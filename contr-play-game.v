==> flow/design.v <==
module contr_play_game(vga_clk,resetn,key_move,addr_x,addr_y,vga_r1,vga_g1,vga_b1);
parameter RESOLUTION = "160x120";
input vga_clk;
input resetn;
input key_move;
input [((RESOLUTION == "320x240") ? (8) : (7)):0] addr_x; 
input [((RESOLUTION == "320x240") ? (7) : (6)):0] addr_y;	
output [9:0] vga_r1;
output [9:0] vga_g1;
output [9:0] vga_b1;
reg [23:0] key_move_v =24'hffffff;
reg move_sig =1'b0;
reg[6:0] row_data_h0 =7'd9;
reg[6:0] row_data_l0 =7'd0;
reg[6:0] row_data_h1 =7'd69;
reg[6:0] row_data_l1 =7'd60;
reg[6:0] row_data_h2 =7'd49;
reg[6:0] row_data_l2 =7'd40;
reg[6:0] row_data_h3 =7'd109;
reg[6:0] row_data_l3 =7'd100;
reg [4:0] data_con =5'd0;
reg up_sig0 =1'b0 ;
reg up_sig1 =1'b0 ;
reg up_sig2 =1'b0 ;
reg up_sig3 =1'b0 ;
reg en_sig =1'b0;
reg [9:0] vga_r1r =10'd0;
reg [9:0] vga_g1r =10'd0;
reg [9:0] vga_b1r =10'd0;
reg [9:0] vga_r1rr =10'd0;
reg [9:0] vga_g1rr =10'd0;
reg [9:0] vga_b1rr =10'd0;
reg [7:0] targ_addr =8'd1;
reg hit_sig0 =1'b0;
reg hit_sig1 =1'b0;
reg hit_sig2 =1'b0;
reg hit_sig3 =1'b0;
reg hit_sig =1'b0;
always@(posedge vga_clk)
begin
  if(addr_x =='d1 && addr_y =='d0)
    data_con <= data_con +1'b1;
  else
    data_con <= data_con ;
end
always@(posedge vga_clk)
begin
  if(addr_x =='d1 && addr_y =='d0 && data_con ==5'd30) 
     en_sig <= 1'b1;
  else
     en_sig <= 1'b0; 
end
always@(posedge vga_clk)
begin
   if(en_sig ==1'b1) begin
	  if(row_data_h0 ==7'd118 && up_sig0 ==1'b1)
	    up_sig0 <= 1'b0;
	  else if(row_data_h0 ==7'd10 & up_sig0 ==1'b0)
	    up_sig0 <= 1'b1;
	  else
	    up_sig0 <= up_sig0;
	end
	else
	  up_sig0 <= up_sig0;
end
always@(posedge vga_clk)
begin
   if(en_sig ==1'b1 && up_sig0 ==1'b1) begin
	  row_data_h0 <= row_data_h0 +1'b1;
	  row_data_l0 <= row_data_l0 +1'b1;
	end
	else if(en_sig ==1'b1 && up_sig0 ==1'b0) begin
	  row_data_h0 <= row_data_h0 -1'b1;
	  row_data_l0 <= row_data_l0 -1'b1;
	end
end
always@(posedge vga_clk)
begin
   if(en_sig ==1'b1) begin
	  if(row_data_h1 ==7'd118 && up_sig1 ==1'b1)
	    up_sig1 <= 1'b0;
	  else if(row_data_h1 ==7'd10 & up_sig1 ==1'b0)
	    up_sig1 <= 1'b1;
	  else
	    up_sig1 <= up_sig1;
	end
	else
	  up_sig1 <= up_sig1;
end
always@(posedge vga_clk)
begin
   if(en_sig ==1'b1 && up_sig1 ==1'b1) begin
	  row_data_h1 <= row_data_h1 +1'b1;
	  row_data_l1 <= row_data_l1 +1'b1;
	end
	else if(en_sig ==1'b1 && up_sig1 ==1'b0) begin
	  row_data_h1 <= row_data_h1 -1'b1;
	  row_data_l1 <= row_data_l1 -1'b1;
	end
end
always@(posedge vga_clk)
begin
   if(en_sig ==1'b1) begin
	  if(row_data_h2 ==7'd118 && up_sig2 ==1'b1)
	    up_sig2 <= 1'b0;
	  else if(row_data_h2 ==7'd10 & up_sig2 ==1'b0)
	    up_sig2 <= 1'b1;
	  else
	    up_sig2 <= up_sig2;
	end
	else
	  up_sig2 <= up_sig2;
end
always@(posedge vga_clk)
begin
   if(en_sig ==1'b1 && up_sig2 ==1'b1) begin
	  row_data_h2 <= row_data_h2 +1'b1;
	  row_data_l2 <= row_data_l2 +1'b1;
	end
	else if(en_sig ==1'b1 && up_sig2 ==1'b0) begin
	  row_data_h2 <= row_data_h2 -1'b1;
	  row_data_l2 <= row_data_l2 -1'b1;
	end
end
always@(posedge vga_clk)
begin
   if(en_sig ==1'b1) begin
	  if(row_data_h3 ==7'd118 && up_sig3 ==1'b1)
	    up_sig3 <= 1'b0;
	  else if(row_data_h3 ==7'd10 & up_sig3 ==1'b0)
	    up_sig3 <= 1'b1;
	  else
	    up_sig3 <= up_sig3;
	end
	else
	  up_sig3 <= up_sig3;
end
always@(posedge vga_clk)
begin
   if(en_sig ==1'b1 && up_sig3 ==1'b1) begin
	  row_data_h3 <= row_data_h3 +1'b1;
	  row_data_l3 <= row_data_l3 +1'b1;
	end
	else if(en_sig ==1'b1 && up_sig3 ==1'b0) begin
	  row_data_h3 <= row_data_h3 -1'b1;
	  row_data_l3 <= row_data_l3 -1'b1;
	end
end
reg col_sig =1'b0;
always@(posedge vga_clk)
begin
  if(((addr_x >='d34 && addr_x <='d36) || (addr_x >='d69 && addr_x <='d71)) || 
    ((addr_x >='d99 && addr_x <='d101) || (addr_x >='d129 && addr_x <='d131)))
	   col_sig <= 1'b1;
  else 
      col_sig <= 1'b0;
end
always@(posedge vga_clk)
begin
  if(targ_addr >=8'd31 && targ_addr <=8'd36) begin
     if((row_data_h0 >=7'd58 && row_data_l0 <= 7'd58) ||(row_data_h0 >=7'd61 && row_data_l0 <=7'd61))
	    hit_sig0 <= 1'b1;
	  else
	    hit_sig0 <= 1'b0;
  end
  else
    hit_sig0 <= 1'b0;
end
always@(posedge vga_clk)
begin
  if(targ_addr >=8'd66 && targ_addr <=8'd71) begin
     if((row_data_h1 >=7'd58 && row_data_l1 <= 7'd58) ||(row_data_h1 >=7'd61 && row_data_l1 <=7'd61))
	    hit_sig1 <= 1'b1;
	  else
	    hit_sig1 <= 1'b0;
  end
  else
    hit_sig1 <= 1'b0;
end
always@(posedge vga_clk)
begin
  if(targ_addr >=8'd96 && targ_addr <=8'd101) begin
     if((row_data_h2 >=7'd58 && row_data_l2 <= 7'd58) ||(row_data_h2 >=7'd61 && row_data_l2 <=7'd61))
	    hit_sig2 <= 1'b1;
	  else
	    hit_sig2 <= 1'b0;
  end
  else
    hit_sig2 <= 1'b0;
end
always@(posedge vga_clk)
begin
  if(targ_addr >=8'd126 && targ_addr <=8'd131) begin
     if((row_data_h3 >=7'd58 && row_data_l3 <= 7'd58) ||(row_data_h3 >=7'd61 && row_data_l3 <=7'd61))
	    hit_sig3 <= 1'b1;
	  else
	    hit_sig3 <= 1'b0;
  end
  else
    hit_sig3 <= 1'b0;
end
always@(posedge vga_clk)
begin
  hit_sig <= (hit_sig0 | hit_sig1) | (hit_sig2 | hit_sig3);
end
always@(posedge vga_clk)
begin
  if(col_sig) begin
    if((addr_y <=row_data_h0 && addr_y >=row_data_l0) || (addr_y <=row_data_h1 && addr_y >=row_data_l1) || 
	    (addr_y <=row_data_h2 && addr_y >=row_data_l2) || (addr_y <=row_data_h3 && addr_y >=row_data_l3) ) begin
	   vga_r1r <= 10'd1000;
		vga_g1r <= 10'd3;
		vga_b1r <= 10'd10;
	 end
    else begin
	   vga_r1r <= 10'd0;
		vga_g1r <= 10'd0;
		vga_b1r <= 10'd0;
	 end
  end
end
always@(posedge vga_clk)
begin
  key_move_v <={key_move_v[22:0],key_move};
  if(key_move_v ==24'h800000)
    move_sig <= 1'b1;
  else
    move_sig <= 1'b0;
end
always@(posedge vga_clk)
begin
   if(!resetn)
	  targ_addr <= 8'd1;
	else if(hit_sig)
	  targ_addr <= 8'd1;
	else if(move_sig) begin
	  if(targ_addr >=8'd150)
	    targ_addr <= 8'd1;
	  else
	    targ_addr <= targ_addr +8'd4;
	end
end
always@(posedge vga_clk)
begin
  if(addr_y >='d58 && addr_y <='d61) begin
     if(addr_x >=targ_addr && addr_x <= targ_addr +8'd3) begin
	     vga_r1rr <= 10'd10;
		  vga_g1rr <= 10'd400;
		  vga_b1rr <= 10'd400;
     end	
	  else begin
	     vga_r1rr <= 10'd0;
		  vga_g1rr <= 10'd0;
		  vga_b1rr <= 10'd0;
     end	
  end
end
assign vga_r1 = vga_r1r | vga_r1rr;
assign vga_g1 = vga_g1r | vga_g1rr;
assign vga_b1 = vga_b1r | vga_b1rr;
endmodule
# Step by step through the tools: contr_play_game
# The steps from the RTL of contr_play_game to its reports follow in flow order.
# Lines are those of the file above, counted from 1.
# Operators: Yosys type, input widths -> output width; for muxes data width and select width s.
# Not given: --
# setup
top_module	contr_play_game
clk_port	vga_clk
cell_library	sky130hd
corner	tt_025C_1v80

# Word-level counts
# Counts by Yosys on the flattened word-level netlist (proc, flatten, opt, wreduce; memories kept). Register bits leave out memories and registers merged into their read ports (data or address). Print and check cells are left out. Cells with the same type and inputs are merged into one.
# word_totals
reg_bits	155
input_bits	18
word_cells	211
# op_classes
n_addsub	19
n_cmp	45
equal	11
n_mux	33
logic	15
reduce_logical	60
# ops
op	n
$mux 7	16
$ge 7x6->1 const B	9
$le 7x6->1 const B	9
$add 7x1->7 const B	8
$sub 7x1->7 const B	8
$ge 8x7->1 const B	5
$logic_and 1x1->1	36
$le 8x7->1 const B	4
$or 10x10->10	3
$eq 7x4->1 const B	4
$ge 7x7->1	4
$le 7x7->1	4
$eq 7x7->1 const B	4
$eq 24x24->1 const B	1
$reduce_bool 2->1	8
$le 8x6->1 const B	2
$ge 8x8->1 const B	2
$le 8x8->1 const B	2
$mux 1	11
$logic_or 1x1->1	10
$mux 10	1
$mux 9	1
$reduce_and 2->1	4
$eq 8x1->1 const B	1
$add 8x2->8 const B	1
$add 8x3->8 const B	1
$ge 8x5->1 const B	1
$ge 8x6->1 const B	1
# Not listed: further kinds 12, cells in them 22.

# Logic depth
# Depth = most cells in a row (Yosys ltp): at word level without a register or memory, in the mapped netlist without a sequential cell, where the memories' decode and read muxes count.
# depth
word_depth	6
abc_area	1
ltp_mapped	14
ltp_nobuf	13

# Netlist
# Yosys stat after the flow's synthesis: flattened, memories mapped to cells. It holds for the ABC_AREA given above (unset counts as 0); a run with the other value may have another netlist.
# The area totals of this step are shown rounded.
# mapped
stdcells	891
synth_area_mm2	0.007746
flip_flops	106
n_buf	33
# types
cell	n	type_area_um2
sky130_fd_sc_hd__edfxtp_1	67	2011.93
sky130_fd_sc_hd__ha_1	118	1.48E+03
sky130_fd_sc_hd__dfxtp_1	39	780.749
sky130_fd_sc_hd__nand2_1	171	641.866
sky130_fd_sc_hd__inv_1	135	506.736
sky130_fd_sc_hd__xor2_1	40	350.336
sky130_fd_sc_hd__a21oi_1	61	305.293
sky130_fd_sc_hd__nand3_1	45	225.216
sky130_fd_sc_hd__buf_4	27	202.694
sky130_fd_sc_hd__nand4_1	31	193.936
sky130_fd_sc_hd__xnor2_1	19	166.41
sky130_fd_sc_hd__fa_1	8	160.154
sky130_fd_sc_hd__nor2_1	34	127.622
sky130_fd_sc_hd__nor3_1	15	75.072
sky130_fd_sc_hd__nor4_1	11	68.816
sky130_fd_sc_hd__a21o_1	9	67.565
sky130_fd_sc_hd__o211ai_1	9	67.565
sky130_fd_sc_hd__o21ai_0	11	55.053
# Other cell types: 23; their cells: 41.

# Timing after synthesis
# OpenSTA on the mapped netlist: ideal clock, no wires. The path of least setup slack (recovery checks aside). Input and output delay are each 20% of the period. Register names are those of the netlist, which keeps one name where synthesis merged equal registers.
# synth_timing
path_kind	register -> register
start	register en_sig
end	register row_data_l1[5]
tclk_ns	2.89
setup_ns	0.258
arrival_ns	1.645
required_ns	2.632
slack_ns	0.987
path_delay_ns	1.903
path_stages	8
n_path_buf	1
period_less_setup_slack_ns	1.903
# "path_delay_ns" = arrival - input delay + setup time.
# "path_stages" counts driving pins, that of a launching flip-flop among them; a cell with two outputs on the path counts twice.
# "period_less_setup_slack_ns" = period - worst setup slack (recovery checks aside). The figure is calculated, with input and output delays left at 20% of the set period.
# Between the ends stands the longest chain of elaborated cells between them, by number of cells; it is not shown to be the way that was timed. Of several equally long chains one is given.
# A line is the first line of the expression or statement that the cell stems from. Yosys adds cells for indexed reads and writes and turns some case tables into memories.
# Ways into the end's enable are left out, as the timed path ends at the data pin.
# synth_via
cell_sequence	sky130_fd_sc_hd__dfxtp_1 > sky130_fd_sc_hd__clkbuf_2 > sky130_fd_sc_hd__nand2_1 > sky130_fd_sc_hd__ha_1 > sky130_fd_sc_hd__a21o_1 > sky130_fd_sc_hd__nand2_1 > sky130_fd_sc_hd__nand3_1 > sky130_fd_sc_hd__xor2_1
elab_chain_cells	3
cone_cells	4
lines_between	2
classes_between	mux: 2; reduce/logical: 2
# synth_rtl
element	line_no	source
start: declaration	26	reg en_sig =1'b0;
start: assignment	49	en_sig <= 1'b1;
start: assignment	51	en_sig <= 1'b0;
$logic_and 1x1->1	96	else if(en_sig ==1'b1 && up_sig1 ==1'b0) begin
$mux 7	96
$mux 7	92	if(en_sig ==1'b1 && up_sig1 ==1'b1) begin
end: assignment	94	row_data_l1 <= row_data_l1 +1'b1;
end: assignment	98	row_data_l1 <= row_data_l1 -1'b1;
end: declaration	16	reg[6:0] row_data_l1 =7'd60;

# Worst path after layout
# Path of least setup slack in the final report of run 1 (OpenROAD, finished layout, wires in). Where an end is a register, its clock arrival counts in the times.
# layout_timing
path_kind	input -> register
start	input addr_y[6]
end	register data_con[4]
tclk_ns	3.66
in_delay_ns	0.73
setup_ns	0.36
arrival_ns	2.51
required_ns	3.64
slack_ns	1.13
path_stages	4
n_path_buf	1
# Between the ends stands the longest chain of elaborated cells between them, by number of cells; it is not shown to be the way that was timed. Of several equally long chains one is given.
# layout_via
cell_sequence	sky130_fd_sc_hd__clkdlybuf4s50_1 > sky130_fd_sc_hd__nor3_1 > sky130_fd_sc_hd__nand4_1 > sky130_fd_sc_hd__nor3_1
elab_chain_cells	2
cone_cells	2
classes_between	reduce/logical: 2
# layout_rtl
element	line_no	source
start: declaration	7	input [((RESOLUTION == "320x240") ? (7) : (6)):0] addr_y;
$logic_not 7->1	41	if(addr_x =='d1 && addr_y =='d0)
$logic_and 1x1->1	41
end: assignment	42	data_con <= data_con +1'b1;
end: assignment	44	data_con <= data_con ;
end: declaration	21	reg [4:0] data_con =5'd0;

Measured data: module contr_play_game, platform sky130hd, 2 stored runs of the flow under differing settings, order arbitrary. Input and output delays are each 20% of the period that was set; the output load is 0.01 pF.
"achieved_clock_period_ns": clock period set for the run, less the worst setup slack. It is reckoned from that one timing run; input and output delays stay at 20% of the period that was set.
"worst_path_time_ns" means the part of the period allowed to the worst setup path (the constraints hold back 20% at inputs and 20% at outputs) less its slack; where the path has registers, the arrival times of their clocks count too.
"fin_power_uw": no workload was simulated; the value follows from the tool's default switching activity.
The results are shown rounded.

Run 1, flow files:
==> flow/run.sh <==
#!/bin/bash
# the make line also repeats the synthesis and layout settings of config.mk as NAME=value (left out here)
make -C /OpenROAD-flow-scripts/flow DESIGN_CONFIG=/design/flow/config.mk WORK_HOME=/design/flow/orfs CLKGATE_MAP_FILE= finish
==> flow/config.mk <==
export PLATFORM = sky130hd
export DESIGN_NAME = contr_play_game
export DESIGN_NICKNAME = contr_play_game
export VERILOG_FILES = /design/flow/design.v
export SDC_FILE = /design/flow/constraint.sdc
export NUM_CORES = 4
export LEC_CHECK = 0
export ABC_AREA = 1
export CAP_MARGIN = 20
export CORE_MARGIN = 8
export CORE_UTILIZATION = 21
export MAX_ROUTING_LAYER = met5
export MIN_ROUTING_LAYER = met1
export PLACE_DENSITY = 0.77
export SETUP_SLACK_MARGIN = 0.65
export SLEW_MARGIN = 20
==> flow/constraint.sdc <==
create_clock -name core_clock -period 3.66 [get_ports {vga_clk}]
set_input_delay 0.7320 -clock core_clock [delete_from_list [all_inputs] [get_ports {vga_clk}]]
set_output_delay 0.7320 -clock core_clock [all_outputs]
set_load 0.01 [all_outputs]

==> results of run 1, as CSV <==
result,value
fin_power_uw,2414
fin_ws_ns,1.129
setup_tns_ns,0.000
final_die_area_mm2,0.04329
synth_chip_area_mm2,0.007746
layout_utilization_frac,0.242
achieved_clock_period_ns,2.531
ws_hold_ns,0.353
worst_path_time_ns,1.80
worst_path_kind,"input -> register"

Run 2, flow files:
==> flow/run.sh <==
#!/bin/bash
# the make line also repeats the synthesis and layout settings of config.mk as NAME=value (left out here)
make -C /OpenROAD-flow-scripts/flow DESIGN_CONFIG=/design/flow/config.mk WORK_HOME=/design/flow/orfs CLKGATE_MAP_FILE= finish
==> flow/config.mk <==
export PLATFORM = sky130hd
export DESIGN_NAME = contr_play_game
export DESIGN_NICKNAME = contr_play_game
export VERILOG_FILES = /design/flow/design.v
export SDC_FILE = /design/flow/constraint.sdc
export NUM_CORES = 4
export LEC_CHECK = 0
export ABC_AREA = 0
export CAP_MARGIN = 5
export CORE_MARGIN = 5
export CORE_UTILIZATION = 19
export PLACE_DENSITY_LB_ADDON = 0.24
export SLEW_MARGIN = 15
export TNS_END_PERCENT = 25
==> flow/constraint.sdc <==
create_clock -name core_clock -period 3.33 [get_ports {vga_clk}]
set_input_delay 0.6660 -clock core_clock [delete_from_list [all_inputs] [get_ports {vga_clk}]]
set_output_delay 0.6660 -clock core_clock [all_outputs]
set_load 0.01 [all_outputs]

==> results of run 2, as CSV <==
result,value
ws_hold_ns,0.347
final_die_area_mm2,0.0422
fin_ws_ns,0.774
fin_power_uw,2630
worst_path_time_ns,2.56
worst_path_kind,"register -> register"
layout_utilization_frac,0.224
achieved_clock_period_ns,2.556
setup_tns_ns,0.000
synth_chip_area_mm2,0.007256
